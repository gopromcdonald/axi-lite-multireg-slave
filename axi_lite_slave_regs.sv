==> flow/design.v <==
module axi_lite_slave_regs #(
    parameter REG_NUM = 4
) (
    input  logic         clk,
    input  logic         rst_n,
    input  logic [31:0]  awaddr,
    input  logic         awvalid,
    output logic         awready,
    input  logic [31:0]  wdata,
    input  logic [3:0]   wstrb,
    input  logic         wvalid,
    output logic         wready,
    output logic [1:0]   bresp,
    output logic         bvalid,
    input  logic         bready,
    input  logic [31:0]  araddr,
    input  logic         arvalid,
    output logic         arready,
    output logic [31:0]  rdata,
    output logic [1:0]   rresp,
    output logic         rvalid,
    input  logic         rready
);
    logic [31:0] regfile [REG_NUM]; 
    logic [1:0] awaddr_sel, araddr_sel; 
    assign awaddr_sel = awaddr[3:2]; 
    assign araddr_sel = araddr[3:2]; 
    always_ff @(posedge clk or negedge rst_n) begin
        if (!rst_n) awready <= 0; 
        else if (!awready && awvalid) awready <= 1; 
        else awready <= 0; 
    end
    always_ff @(posedge clk or negedge rst_n) begin
        if (!rst_n) wready <= 0;
        else if (!wready && wvalid) wready <= 1; 
        else wready <= 0; 
    end
    always_ff @(posedge clk or negedge rst_n) begin
        if (!rst_n) begin
            for (int i=0; i<REG_NUM; i++) regfile[i] <= 0; 
            bvalid <= 0; 
            bresp  <= 2'b00; 
        end else if (awvalid && awready && wvalid && wready) begin 
            if (awaddr_sel < REG_NUM) begin 
                if (wstrb[0]) regfile[awaddr_sel][7:0]   <= wdata[7:0]; 
                if (wstrb[1]) regfile[awaddr_sel][15:8]  <= wdata[15:8]; 
                if (wstrb[2]) regfile[awaddr_sel][23:16] <= wdata[23:16]; 
                if (wstrb[3]) regfile[awaddr_sel][31:24] <= wdata[31:24]; 
                bresp <= 2'b00;  
            end else begin
                bresp <= 2'b10;  
            end
            bvalid <= 1;
        end else if (bvalid && bready) bvalid <= 0;
    end
    always_ff @(posedge clk or negedge rst_n) begin
        if (!rst_n) arready <= 0;
        else if (!arready && arvalid) arready <= 1; 
        else arready <= 0;
    end
    always_ff @(posedge clk or negedge rst_n) begin
        if (!rst_n) begin
            rdata  <= 0;
            rresp  <= 0;
            rvalid <= 0;
        end else if (arready && arvalid) begin 
            if (araddr_sel < REG_NUM) begin
                rdata <= regfile[araddr_sel]; 
                rresp <= 2'b00;  
            end else begin
                rdata <= 32'hDEAD_BEEF; 
                rresp <= 2'b10;  
            end
            rvalid <= 1; 
        end else if (rvalid && rready) rvalid <= 0;
    end
endmodule
From RTL to reports: axi_lite_slave_regs

Tool output for the design above, in the order of the flow.
Line numbers count from 1 in the design file above.
Operators: Yosys type, input widths -> output width; for muxes data width and select width s.
The mark n/a stands for no value.

Top module: axi_lite_slave_regs
Clock: clk
Standard-cell library: sky130hd
Library corner: tt_025C_1v80

After elaboration

Source: Yosys, flattened and elaborated. Widths are those after wreduce. Registers that Yosys merges into a memory's read port (data or address) are not register bits. Print and check cells do not count. Equal cells are merged and count once.

Register bits after elaboration: 169
Bits in latches: 0
Bits in writable memories: 0
Memory bits (read-only): 0
Word width x clocked read ports: 0
Memories kept: 0
Output and inout port bits: 41

Add/sub/neg operators: 0
Multiply operators: 0
Div/mod/pow operators: 0
$lt $le $gt $ge: 2
Eq/ne operators: 6
Shift-type cells: 0
Muxes and demuxes: 11
Bitwise logic cells: 0
Reductions and logical operators: 32

Operators by type and width:

| kind               | count |
| $pmux 32 s4        | 1 |
| $reduce_and 4->1   | 16 |
| $mux 32            | 1 |
| $logic_and 1x1->1  | 9 |
| $eq 2x2->1 const B | 4 |
| $mux 1             | 7 |
| $lt 2x3->1 const B | 2 |
| $eq 2x1->1 const B | 2 |
| $logic_not 2->1    | 2 |
| $reduce_bool 2->1  | 2 |
| $mux 2             | 2 |
| $logic_not 1->1    | 3 |

Depth

Depth = most cells in a row (Yosys ltp): at word level without a register or memory, in the mapped netlist without a sequential cell, where the memories' decode and read muxes count.

Depth after elaboration: 4
ABC_AREA: 0
Gate-level depth with buffers: 6

Mapped cells and area

The flow's flattened synthesis, as Yosys stat reports it; memories are mapped. The netlist is that of the ABC_AREA named above (0 if unset); the other value can give another one.
Totals and module areas in this step are rounded.

Cell types:

| type                      | count |
| sky130_fd_sc_hd__dfrtp_1  | 165 |
| sky130_fd_sc_hd__mux2_2   | 88 |
| sky130_fd_sc_hd__mux2i_1  | 64 |
| sky130_fd_sc_hd__mux2_4   | 40 |
| sky130_fd_sc_hd__o221ai_1 | 32 |
| sky130_fd_sc_hd__nand2_1  | 33 |
| sky130_fd_sc_hd__buf_6    | 7 |
| sky130_fd_sc_hd__buf_2    | 15 |
| sky130_fd_sc_hd__and3_4   | 5 |
| sky130_fd_sc_hd__nand3_2  | 4 |
| sky130_fd_sc_hd__and4_1   | 4 |
| sky130_fd_sc_hd__clkbuf_1 | 9 |
| sky130_fd_sc_hd__buf_4    | 4 |
| sky130_fd_sc_hd__nor2b_1  | 4 |
| sky130_fd_sc_hd__and3_1   | 3 |
| sky130_fd_sc_hd__and4_4   | 1 |
| sky130_fd_sc_hd__a21o_1   | 1 |
| sky130_fd_sc_hd__and2b_1  | 1 |

Not listed: further types 6, cells in them 7.

Mapped cells: 487
Mapped area: 7,220 µm²
Sequential part of the area: 4,130 µm²
Flip-flop cells: 165
Buffers: 35

Timing after synthesis

Path of least setup slack by OpenSTA after synthesis, without wires, with an ideal clock, recovery checks aside; 20% of the period is set as input and as output delay. Where synthesis merged equal registers, the netlist keeps one of their names.

Kind: register -> register
From: register wready
To: register regfile[1][0]
Period: 1.6 ns
Library setup time: 0.125 ns
Launch time at the first pin: 0.000 ns
Data arrival time: 1.449 ns
Data required time: 1.475 ns
Path slack: 0.026 ns
Delay of the path: 1.574 ns
Driving pins on the path: 7
Path buffers: 3
Synthesis period reached: 1.574 ns

"delay of the path" = arrival - input delay + setup time.
"driving pins on the path": output pins that drive a net of the path, with the launching flip-flop's if there is one; two outputs of one cell count as two.
"synthesis period reached" is the clock period less the worst setup slack; recovery checks do not enter. This is arithmetic on one report: input and output delays are still those of the set period (20% each).
Between the ends stands the longest chain of elaborated cells between them, by number of cells; it is not shown to be the way that was timed. Of several equally long chains one is given.
A line is the first line of the expression or statement that the cell stems from. Yosys adds cells for indexed reads and writes and turns some case tables into memories.
A register here has more assigning lines than the two given.

Cell sequence: sky130_fd_sc_hd__dfrtp_1 -> sky130_fd_sc_hd__and4_4 -> sky130_fd_sc_hd__buf_6 -> sky130_fd_sc_hd__buf_6 -> sky130_fd_sc_hd__and3_4 -> sky130_fd_sc_hd__buf_6 -> sky130_fd_sc_hd__mux2_4
Cells in the longest elaborated chain: 2
Elaborated cells on any way between the ends: 2
RTL lines with such cells: 1
Classes of those cells: reduce/logical: 2

Ends and longest elaborated chain, after synthesis:

| what              | line | source |
| from (decl)       | 12   | `output logic         wready,` |
| from (assign)     | 34   | `if (!rst_n) wready <= 0;` |
| from (assign)     | 35   | `else if (!wready && wvalid) wready <= 1;` |
| $logic_and 1x1->1 | 43   | `end else if (awvalid && awready && wvalid && wready) begin` |
| $reduce_and 4->1  | n/a  |  |
| to (assign)       | 40   | `for (int i=0; i<REG_NUM; i++) regfile[i] <= 0;` |
| to (assign)       | 45   | `if (wstrb[0]) regfile[awaddr_sel][7:0]   <= wdata[7:0];` |
| to (decl)         | 24   | `logic [31:0] regfile [REG_NUM];` |

Worst path after layout

From the final timing report of run 1: the path of least setup slack in the routed layout; clock arrival at registers is part of the times.

Kind: register -> register
From: register awready
To: register regfile[0][2]
Period: 1.3 ns
Library setup time: 0.12 ns
Launch time at the first pin: 0.43 ns
Data arrival time: 1.88 ns
Data required time: 1.61 ns
Path slack: -0.27 ns
Driving pins on the path: 5
Path buffers: 1

Between the ends stands the longest chain of elaborated cells between them, by number of cells; it is not shown to be the way that was timed. Of several equally long chains one is given.
A register here has more assigning lines than the two given.

Cell sequence: sky130_fd_sc_hd__dfrtp_2 -> sky130_fd_sc_hd__and4_4 -> sky130_fd_sc_hd__buf_4 -> sky130_fd_sc_hd__nand3_4 -> sky130_fd_sc_hd__mux2_2
Cells in the longest elaborated chain: 4
Elaborated cells on any way between the ends: 4
RTL lines with such cells: 1
Classes of those cells: reduce/logical: 4

Ends and longest elaborated chain, post-layout:

| what                 | line | source |
| from (decl)          | 8    | `output logic         awready,` |
| from (assign)        | 29   | `if (!rst_n) awready <= 0;` |
| from (assign)        | 30   | `else if (!awready && awvalid) awready <= 1;` |
| $logic_and 1x1->1 x3 | 43   | `end else if (awvalid && awready && wvalid && wready) begin` |
| $reduce_and 4->1     | n/a  |  |
| to (assign)          | 40   | `for (int i=0; i<REG_NUM; i++) regfile[i] <= 0;` |
| to (assign)          | 45   | `if (wstrb[0]) regfile[awaddr_sel][7:0]   <= wdata[7:0];` |
| to (decl)            | 24   | `logic [31:0] regfile [REG_NUM];` |

==> results <==
Stored flow runs of axi_lite_slave_regs (2 of them; Yosys, OpenROAD, sky130hd). They differ in their settings and are not a sequence. Constraints: input delay and output delay 20% of the set period each, output load 0.01 pF.
"achieved period" means the clock period less the worst setup slack. The figure is calculated, with input and output delays left at 20% of the set period.
"critical setup path time" means the part of the period allowed to the worst setup path (the constraints hold back 20% at inputs and 20% at outputs) less its slack; where the path has registers, the arrival times of their clocks count too.
"total power after layout" rests on the timing tool's default activity at the inputs, not on a simulated workload.
The results are shown rounded.
Settings: - = not set for that run.

| name                                      | run 1                | run 2              |
| period_ns                                 | 1.3                  | 2.49               |
| CORE_UTILIZATION                          | 64                   | 19                 |
| SETUP_SLACK_MARGIN                        | 0.3                  | -0.22              |
| PLACE_DENSITY_LB_ADDON                    | 0.12                 | 0.19               |
| HOLD_SLACK_MARGIN                         | 0.0                  | 0.01               |
| GPL_TIMING_DRIVEN                         | 1                    | -                  |
| GPL_ROUTABILITY_DRIVEN                    | 1                    | 1                  |
| CTS_CLUSTER_DIAMETER                      | 98                   | 138                |
| SLEW_MARGIN                               | 30                   | 0                  |
| CAP_MARGIN                                | 20                   | 30                 |
| CORE_MARGIN                               | 2                    | 2                  |
| CORE_ASPECT_RATIO                         | -                    | 0.66               |
| TNS_END_PERCENT                           | -                    | 10                 |
| ABC_AREA                                  | -                    | 0                  |
| MIN_ROUTING_LAYER                         | -                    | met2               |
| synthesis area (µm²)                      | 7,220                | 7,220              |
| area of the die (µm²)                     | 12,100               | 39,600             |
| standard-cell area after layout (µm²)     | 10,100               | 9,290              |
| final utilization (%)                     | 92.1                 | 25.1               |
| setup slack of the worst path (ns)        | -0.273               | 0.581              |
| setup TNS (ns)                            | -26.8                | 0.000              |
| worst hold slack in the final report (ns) | 0.254                | 0.473              |
| total power after layout (µW)             | 12,900               | 6,490              |
| achieved period (ns)                      | 1.573                | 1.909              |
| critical setup path time (ns)             | 1.57                 | 1.41               |
| kind of the worst setup path              | register -> register | register -> output |
